==> flow/design.v <==
module evm #(parameter WIDTH = 7)(
    input  wire clk,
    input  wire rst,
    input  wire vote_candidate_1,
    input  wire vote_candidate_2,
    input  wire vote_candidate_3,
    input  wire switch_on_evm,          
    input  wire candidate_ready,
    input  wire voting_session_done,
    input  wire [1:0] display_results,
    input  wire display_winner,
    output reg  [1:0] candidate_name,
    output reg  invalid_results,
    output reg  [WIDTH-1:0] results,
    output reg  voting_in_progress,
    output reg  voting_done
);
parameter IDLE                     = 3'b000, 
          WAITING_FOR_CANDIDATE    = 3'b001, 
          WAITING_FOR_CANDIDATE_TO_VOTE = 3'b010, 
          CANDIDATE_VOTED          = 3'b011, 
          VOTING_PROCESS_DONE      = 3'b100;
reg [WIDTH-1:0] candidate_1_vote_count, candidate_2_vote_count, candidate_3_vote_count;
reg [2:0] current_state, next_state;
reg vote_candidate_1_flag, vote_candidate_2_flag, vote_candidate_3_flag;
reg [6:0] timer_counter;           
localparam TIMER_MAX = 7'd100;       
always @(posedge clk or negedge rst) begin
    if (!rst) begin
        current_state <= IDLE;
        candidate_1_vote_count <= {WIDTH{1'b0}};
        candidate_2_vote_count <= {WIDTH{1'b0}};
        candidate_3_vote_count <= {WIDTH{1'b0}};
        vote_candidate_1_flag <= 1'b0;
        vote_candidate_2_flag <= 1'b0;
        vote_candidate_3_flag <= 1'b0;
        timer_counter <= 7'd0;  
    end
    else if (!switch_on_evm) begin
        current_state <= IDLE;
        candidate_1_vote_count <= {WIDTH{1'b0}};
        candidate_2_vote_count <= {WIDTH{1'b0}};
        candidate_3_vote_count <= {WIDTH{1'b0}};
        vote_candidate_1_flag <= 1'b0;
        vote_candidate_2_flag <= 1'b0;
        vote_candidate_3_flag <= 1'b0;
        timer_counter <= 7'd0;  
    end
    else begin
        current_state <= next_state;
case (current_state)
    WAITING_FOR_CANDIDATE: begin
        if (candidate_ready)
            timer_counter <= 7'd0;  
        else if (next_state != WAITING_FOR_CANDIDATE)
            timer_counter <= 7'd0;  
        else 
            timer_counter <= timer_counter + 1'b1;
    end
    WAITING_FOR_CANDIDATE_TO_VOTE: begin
        if (vote_candidate_1 || vote_candidate_2 || vote_candidate_3)
            timer_counter <= 7'd0;  
        else if (next_state != WAITING_FOR_CANDIDATE_TO_VOTE)
            timer_counter <= 7'd0;  
        else 
            timer_counter <= timer_counter + 1'b1;
    end
    default: timer_counter <= 7'd0;  
endcase
        case (current_state)
        IDLE: begin
            if(next_state == WAITING_FOR_CANDIDATE) begin
                candidate_1_vote_count <= {WIDTH{1'b0}};
                candidate_2_vote_count <= {WIDTH{1'b0}};
                candidate_3_vote_count <= {WIDTH{1'b0}};
                vote_candidate_1_flag <= 1'b0;
                vote_candidate_2_flag <= 1'b0;
                vote_candidate_3_flag <= 1'b0;
            end
        end
        WAITING_FOR_CANDIDATE_TO_VOTE: begin
            if (vote_candidate_1 && !vote_candidate_2_flag && !vote_candidate_3_flag && !candidate_ready)
                vote_candidate_1_flag <= 1'b1;
            else if (!vote_candidate_1_flag && vote_candidate_2 && !vote_candidate_3_flag && !candidate_ready)
                vote_candidate_2_flag <= 1'b1;
            else if (!vote_candidate_1_flag && !vote_candidate_2_flag && vote_candidate_3 && !candidate_ready)
                vote_candidate_3_flag <= 1'b1;
            else if(vote_candidate_1 && vote_candidate_2 && vote_candidate_3)begin
                vote_candidate_1_flag <= 1'b0;
                vote_candidate_2_flag <= 1'b0;
                vote_candidate_3_flag <= 1'b0;
            end
            else if(vote_candidate_1 && vote_candidate_2)begin
                vote_candidate_1_flag <= 1'b0;
                vote_candidate_2_flag <= 1'b0;
            end
            else if(vote_candidate_2 && vote_candidate_3)begin
                vote_candidate_2_flag <= 1'b0;
                vote_candidate_3_flag <= 1'b0;
            end
            else if(vote_candidate_1 && vote_candidate_3)begin
                vote_candidate_1_flag <= 1'b0;
                vote_candidate_3_flag <= 1'b0;
            end
        end
        CANDIDATE_VOTED: begin
            if (vote_candidate_1_flag) begin
                candidate_1_vote_count <= candidate_1_vote_count + 1;
                vote_candidate_1_flag <= 1'b0;
            end
            else if (vote_candidate_2_flag) begin
                candidate_2_vote_count <= candidate_2_vote_count + 1;
                vote_candidate_2_flag <= 1'b0;
            end
            else if (vote_candidate_3_flag) begin
                candidate_3_vote_count <= candidate_3_vote_count + 1;
                vote_candidate_3_flag <= 1'b0;
            end
        end
        VOTING_PROCESS_DONE: begin
            vote_candidate_1_flag <= 1'b0;
            vote_candidate_2_flag <= 1'b0;
            vote_candidate_3_flag <= 1'b0;
        end
            default: begin 
            end
        endcase
    end
end
always @(*) begin
    candidate_name = 2'b00;
    invalid_results = 1'b0;
    voting_in_progress = 1'b0;
    voting_done = 1'b0;
    results = {WIDTH{1'b0}};
    case (current_state)
        IDLE: begin
            candidate_name = 2'b00;
            invalid_results = 1'b0;
            voting_in_progress = 1'b0;
            voting_done = 1'b0;
            results = {WIDTH{1'b0}};
        end
        WAITING_FOR_CANDIDATE_TO_VOTE: begin
            voting_in_progress = 1'b1;
        end
        VOTING_PROCESS_DONE: begin
            voting_done = 1'b1;
            if (   ((candidate_1_vote_count == candidate_2_vote_count) &&
                    (candidate_1_vote_count == candidate_3_vote_count)) ||
                   ((candidate_1_vote_count == candidate_2_vote_count) &&
                    (candidate_1_vote_count > candidate_3_vote_count)) ||
                   ((candidate_1_vote_count == candidate_3_vote_count) &&
                    (candidate_1_vote_count > candidate_2_vote_count)) ||
                   ((candidate_2_vote_count == candidate_3_vote_count) &&
                    (candidate_2_vote_count > candidate_1_vote_count)) ) begin
                invalid_results = 1'b1;
            end
            else begin
                invalid_results = 1'b0;
                if (display_winner) begin
                    if ((candidate_1_vote_count > candidate_2_vote_count) && (candidate_1_vote_count > candidate_3_vote_count)) begin
                        candidate_name = 2'b01;
                        results = candidate_1_vote_count;
                    end
                    else if ((candidate_2_vote_count > candidate_1_vote_count) && (candidate_2_vote_count > candidate_3_vote_count)) begin
                        candidate_name = 2'b10;
                        results = candidate_2_vote_count;
                    end
                    else begin
                        candidate_name = 2'b11;
                        results = candidate_3_vote_count;
                    end
                end
                else begin
                    case (display_results)
                        2'b00: begin results = candidate_1_vote_count; candidate_name = 2'b01; end
                        2'b01: begin results = candidate_2_vote_count; candidate_name = 2'b10; end
                        2'b10: begin results = candidate_3_vote_count; candidate_name = 2'b11; end
                        default: begin results = {WIDTH{1'b0}}; candidate_name = 2'b00; end
                    endcase
                end
            end
        end
         default: begin 
         end
    endcase
end
always @(*) begin
    next_state = current_state;
    case (current_state)
        IDLE: begin
            if (switch_on_evm)
                next_state = WAITING_FOR_CANDIDATE;
            else
                next_state = IDLE;
        end
        WAITING_FOR_CANDIDATE: begin
            if (candidate_ready)
                next_state = WAITING_FOR_CANDIDATE_TO_VOTE;
            else if (voting_session_done)
                next_state = VOTING_PROCESS_DONE;
            else if (timer_counter >= TIMER_MAX)
                next_state = VOTING_PROCESS_DONE;  
        end
        WAITING_FOR_CANDIDATE_TO_VOTE: begin
            if ((vote_candidate_1 && !vote_candidate_2_flag && !vote_candidate_3_flag && !candidate_ready) ||
                (!vote_candidate_1_flag && vote_candidate_2 && !vote_candidate_3_flag && !candidate_ready) ||
                (!vote_candidate_1_flag && !vote_candidate_2_flag && vote_candidate_3 && !candidate_ready) ||
                (vote_candidate_1_flag || vote_candidate_2_flag || vote_candidate_3_flag))
                next_state = CANDIDATE_VOTED;
            else if (timer_counter >= TIMER_MAX)
                next_state = WAITING_FOR_CANDIDATE;  
        end
        CANDIDATE_VOTED: begin
            if (candidate_ready)
                next_state = WAITING_FOR_CANDIDATE_TO_VOTE;
            else
                next_state = WAITING_FOR_CANDIDATE;
        end
        VOTING_PROCESS_DONE: begin
            if (!switch_on_evm)
                next_state = IDLE;
            else
                next_state = VOTING_PROCESS_DONE;
        end
        default: next_state = IDLE;
    endcase
end
endmodule
=== Reports on evm ===
The steps from the RTL of evm to its reports follow in flow order.
Line numbers count from 1 in the design file above.
The mark -- stands for no value.

* Top: evm
* Clock port: clk
* Standard-cell library: sky130hd
* Timing corner: tt_025C_1v80

=== Word-level counts ===
Yosys after proc, flatten, opt, wreduce and memory -nomap, before mapping. Memory bits, and registers merged into a memory's read port (data or address), are not among the register bits. Print and check cells are not counted. Equal cells are merged and count once.

* Add/subtract/negate cells: 4
* Magnitude comparators: 5
* Eq/ne operators: 31
* Multiplexer cells: 74
* Reductions and logical operators: 42

{| class="wikitable"
|+ Operators by type and width
! kind !! count
|-
| two-way mux 7 bit || 20
|-
| case mux 7 bit (select 2 bit) || 4
|-
| two-way mux 1 bit || 32
|-
| adder 7 x 1 -> 7 bit (second input constant) || 4
|-
| greater-than comparator 7 bit || 4
|-
| != test 3 bit (second input constant) || 8
|-
| != test 6 bit (second input constant) || 4
|-
| equality test 7 bit || 3
|-
| case mux 7 bit (select 3 bit) || 1
|-
| two-way mux 3 bit || 7
|-
| logical AND 1 bit || 19
|-
| case mux 3 bit (select 5 bit) || 1
|-
| != test 4 bit (second input constant) || 3
|-
| AND reduction 6 bit || 2
|-
| logical OR 1 bit || 10
|-
| two-way mux 2 bit || 5
|-
| AND reduction 8 bit || 1
|-
| case mux 1 bit (select 4 bit) || 2
|-
| greater-or-equal comparator 7 bit (second input constant) || 1
|-
| equality test 3 x 1 -> 1 bit (second input constant) || 2
|-
| != test 3 x 1 -> 1 bit (second input constant) || 2
|-
| equality test 3 x 2 -> 1 bit (second input constant) || 2
|-
| case mux 2 bit (select 3 bit) || 1
|-
| != test 5 x 1 -> 1 bit (second input constant) || 1
|-
| != test 5 bit (second input constant) || 1
|-
| AND reduction 5 bit || 1
|-
| zero test 1 bit || 4
|-
| != test 4 x 2 -> 1 bit (second input constant) || 1
|}

Not listed: further kinds 10, cells in them 10.

* Flip-flop bits (word level): 34
* Input port bits: 11
* Output and inout bits: 12
* Word-level cells: 164

=== Longest topological paths ===
Depth = most cells in a row (Yosys ltp): at word level without a register or memory, in the mapped netlist without a sequential cell, where the memories' decode and read muxes count.

* Word-level depth: 14
* ABC_AREA: 0
* Mapped depth: 9
* Gate-level depth less buffers: 8

=== After synthesis ===
Source: synth_stat.txt of the flow (Yosys; design flattened, memories mapped). It holds for the ABC_AREA given above (unset counts as 0); a run with the other value may have another netlist.
Totals and module areas in this step are rounded.

* Cells in the netlist: 377
* Cell area after synthesis: 3190 µm²
* Sequential part of the area: 952 µm²
* Flip-flop cells: 38
* Buffer cells: 17

{| class="wikitable"
|+ Cells by type
! type !! count !! area in all (µm²)
|-
| sky130_fd_sc_hd__dfrtp_1 || 37 || 925.888
|-
| sky130_fd_sc_hd__ha_1 || 30 || 375.36
|-
| sky130_fd_sc_hd__o21ai_0 || 31 || 155.149
|-
| sky130_fd_sc_hd__o31ai_1 || 19 || 142.637
|-
| sky130_fd_sc_hd__inv_1 || 34 || 127.622
|-
| sky130_fd_sc_hd__nor2_1 || 29 || 108.854
|-
| sky130_fd_sc_hd__a211oi_1 || 11 || 82.579
|-
| sky130_fd_sc_hd__or4_1 || 11 || 82.579
|-
| sky130_fd_sc_hd__a21oi_1 || 16 || 80.077
|-
| sky130_fd_sc_hd__nand3_1 || 16 || 80.077
|-
| sky130_fd_sc_hd__nand2_1 || 21 || 78.826
|-
| sky130_fd_sc_hd__a222oi_1 || 7 || 70.067
|-
| sky130_fd_sc_hd__o311a_1 || 7 || 70.067
|-
| sky130_fd_sc_hd__nand4_1 || 10 || 62.56
|-
| sky130_fd_sc_hd__mux2i_1 || 6 || 60.058
|-
| sky130_fd_sc_hd__nor3_1 || 12 || 60.058
|-
| sky130_fd_sc_hd__clkbuf_1 || 13 || 48.797
|-
| sky130_fd_sc_hd__o21a_1 || 5 || 37.536
|}

Other cell types: 36; their cells: 62.

=== Path before layout ===
OpenSTA on the mapped netlist: ideal clock, no wires. The path of least setup slack (recovery checks aside). Input and output delay are each 20% of the period. Register names are those of the netlist, which keeps one name where synthesis merged equal registers.

* Kind: register to output
* From: reg candidate_1_vote_count[4]
* To: out candidate_name[0]
* Clock period: 2870 ps
* External output delay: 574 ps
* Time at the first pin: 0 ps
* Arrival: 2283 ps
* Data required time: 2296 ps
* Slack: 13 ps
* Delay of the path: 2283 ps
* Driving pins on the path: 9
* Buffers on the path: 0
* Synthesis period reached: 2857 ps

"delay of the path" = arrival - input delay + setup time.
At an output port there is no setup time.
"driving pins on the path" counts driving pins, that of a launching flip-flop among them; a cell with two outputs on the path counts twice.
"synthesis period reached" = period - worst setup slack (recovery checks aside). The figure is calculated, with input and output delays left at 20% of the set period.
The rows between start and end are the longest chain of elaborated cells between them; the timing report does not say that the signal goes this way. Where chains are equally long, one stands for them.
Each line given opens the expression or statement behind the cell; cells for indexed reads and writes are added by Yosys, which also makes memories of some case tables.
A register here has more assigning lines than the two given.

* Cells stage by stage: sky130_fd_sc_hd__dfrtp_1 > sky130_fd_sc_hd__inv_1 > sky130_fd_sc_hd__ha_1 > sky130_fd_sc_hd__a211oi_1 > sky130_fd_sc_hd__nand2_1 > sky130_fd_sc_hd__o221ai_1 > sky130_fd_sc_hd__a21oi_1 > sky130_fd_sc_hd__o31ai_1 > sky130_fd_sc_hd__nor3_1
* Length of the longest elaborated chain: 7
* Elaborated cells on any way between the ends: 19
* Classes of those cells: compare (3); eq/ne (2); mux (5); reduce/logical (9)

{| class="wikitable"
|+ Ends and longest elaborated chain, post-synthesis
! item !! RTL line !! text
|-
| start, declared || 23 || <nowiki>reg [WIDTH-1:0] candidate_1_vote_count, candidate_2_vote_count, candidate_3_vote_count;</nowiki>
|-
| start, assigned || 31 || <nowiki>candidate_1_vote_count <= {WIDTH{1'b0}};</nowiki>
|-
| start, assigned || 108 || <nowiki>candidate_1_vote_count <= candidate_1_vote_count + 1;</nowiki>
|-
| greater-than comparator 7 bit || 166 || <nowiki>else if ((candidate_2_vote_count > candidate_1_vote_count) && (candidate_2_vote_count > candidate_3_vote_count ...</nowiki>
|-
| logical AND 1 bit || 166 ||
|-
| two-way mux 1 bit || 166 ||
|-
| two-way mux 2 bit || 162 || <nowiki>if ((candidate_1_vote_count > candidate_2_vote_count) && (candidate_1_vote_count > candidate_3_vote_count)) be ...</nowiki>
|-
| two-way mux 2 bit || 161 || <nowiki>if (display_winner) begin</nowiki>
|-
| two-way mux 2 bit || 149 || <nowiki>if (   ((candidate_1_vote_count == candidate_2_vote_count) &&</nowiki>
|-
| two-way mux 2 bit || 136 || <nowiki>case (current_state)</nowiki>
|-
| end, declared || 12 || <nowiki>output reg  [1:0] candidate_name,</nowiki>
|}

=== Path in the finished layout ===
Path of least setup slack in the final report of run A (OpenROAD, finished layout, wires in). Where an end is a register, its clock arrival counts in the times.
The path's times are printed in steps of 10 ps; the period is the one set.

* Kind: register to output
* From: reg candidate_2_vote_count[1]
* To: out results[5]
* Clock period: 3270 ps
* External output delay: 650 ps
* Time at the first pin: 280 ps
* Arrival: 2640 ps
* Data required time: 2620 ps
* Slack: -20 ps
* Driving pins on the path: 12
* Buffers on the path: 4

The rows between start and end are the longest chain of elaborated cells between them; the timing report does not say that the signal goes this way. Where chains are equally long, one stands for them.
A register here has more assigning lines than the two given.

* Cells stage by stage: sky130_fd_sc_hd__dfrtp_1 > sky130_fd_sc_hd__ha_4 > sky130_fd_sc_hd__nand2b_1 > sky130_fd_sc_hd__a21oi_2 > sky130_fd_sc_hd__o221ai_2 > sky130_fd_sc_hd__buf_4 > sky130_fd_sc_hd__buf_4 > sky130_fd_sc_hd__a21o_2 > sky130_fd_sc_hd__buf_4 > sky130_fd_sc_hd__o311a_1 > sky130_fd_sc_hd__a211oi_2 > sky130_fd_sc_hd__buf_2
* Length of the longest elaborated chain: 7
* Elaborated cells on any way between the ends: 19
* Classes of those cells: compare (3); eq/ne (2); mux (5); reduce/logical (9)

{| class="wikitable"
|+ Ends and longest elaborated chain, after layout
! item !! RTL line !! text
|-
| start, declared || 23 || <nowiki>reg [WIDTH-1:0] candidate_1_vote_count, candidate_2_vote_count, candidate_3_vote_count;</nowiki>
|-
| start, assigned || 32 || <nowiki>candidate_2_vote_count <= {WIDTH{1'b0}};</nowiki>
|-
| start, assigned || 112 || <nowiki>candidate_2_vote_count <= candidate_2_vote_count + 1;</nowiki>
|-
| greater-than comparator 7 bit || 166 || <nowiki>else if ((candidate_2_vote_count > candidate_1_vote_count) && (candidate_2_vote_count > candidate_3_vote_count ...</nowiki>
|-
| logical AND 1 bit || 166 ||
|-
| two-way mux 7 bit || 166 ||
|-
| two-way mux 7 bit || 162 || <nowiki>if ((candidate_1_vote_count > candidate_2_vote_count) && (candidate_1_vote_count > candidate_3_vote_count)) be ...</nowiki>
|-
| two-way mux 7 bit || 161 || <nowiki>if (display_winner) begin</nowiki>
|-
| two-way mux 7 bit || 149 || <nowiki>if (   ((candidate_1_vote_count == candidate_2_vote_count) &&</nowiki>
|-
| two-way mux 7 bit || 136 || <nowiki>case (current_state)</nowiki>
|-
| end, declared || 14 || <nowiki>output reg  [WIDTH-1:0] results,</nowiki>
|}

Module evm, platform sky130hd: 2 stored runs of the flow (Yosys, OpenROAD) with differing settings, in no particular order. Input and output delays are each 20% of the period that was set; the output load is 0.01 pF.
"total design power": no workload was simulated; the value follows from the tool's default switching activity.
Values from the reports are rounded here.

=== Run A ===
{| class="wikitable"
! Setting !! Value
|-
| period_ns || 3.27
|-
| CORE_UTILIZATION || 27
|-
| PLACE_DENSITY_LB_ADDON || 0.17
|-
| CELL_PAD_IN_SITES_GLOBAL_PLACEMENT || 2
|-
| TNS_END_PERCENT || 55
|-
| MAX_ROUTING_LAYER || met5
|-
| CAP_MARGIN || 20
|-
| CORE_MARGIN || 2
|-
| SLEW_MARGIN || 20
|-
! Result !! Value
|-
| Area of the standard cells in the finished layout || 4470 µm²
|-
| Area of the synthesized netlist || 3190 µm²
|-
| Summed negative setup slack || -20 ps
|-
| Utilization of the finished layout || 0.39
|-
| Total design power || 0.00126 W
|-
| Setup slack of the critical path || -20 ps
|-
| Die area || 12700 µm²
|}

=== Run B ===
{| class="wikitable"
! Setting !! Value
|-
| period_ns || 2.51
|-
| CORE_UTILIZATION || 34
|-
| PLACE_DENSITY_LB_ADDON || 0.08
|-
| CORE_ASPECT_RATIO || 0.56
|-
| CORE_MARGIN || 7
|-
| CELL_PAD_IN_SITES_DETAIL_PLACEMENT || 1
|-
| CTS_CLUSTER_DIAMETER || 40
|-
| CAP_MARGIN || 20
|-
| SLEW_MARGIN || 20
|-
! Result !! Value
|-
| Area of the standard cells in the finished layout || 5120 µm²
|-
| Area of the synthesized netlist || 3190 µm²
|-
| Summed negative setup slack || -4400 ps
|-
| Utilization of the finished layout || 0.562
|-
| Total design power || 0.00174 W
|-
| Setup slack of the critical path || -519 ps
|-
| Die area || 12400 µm²
|}
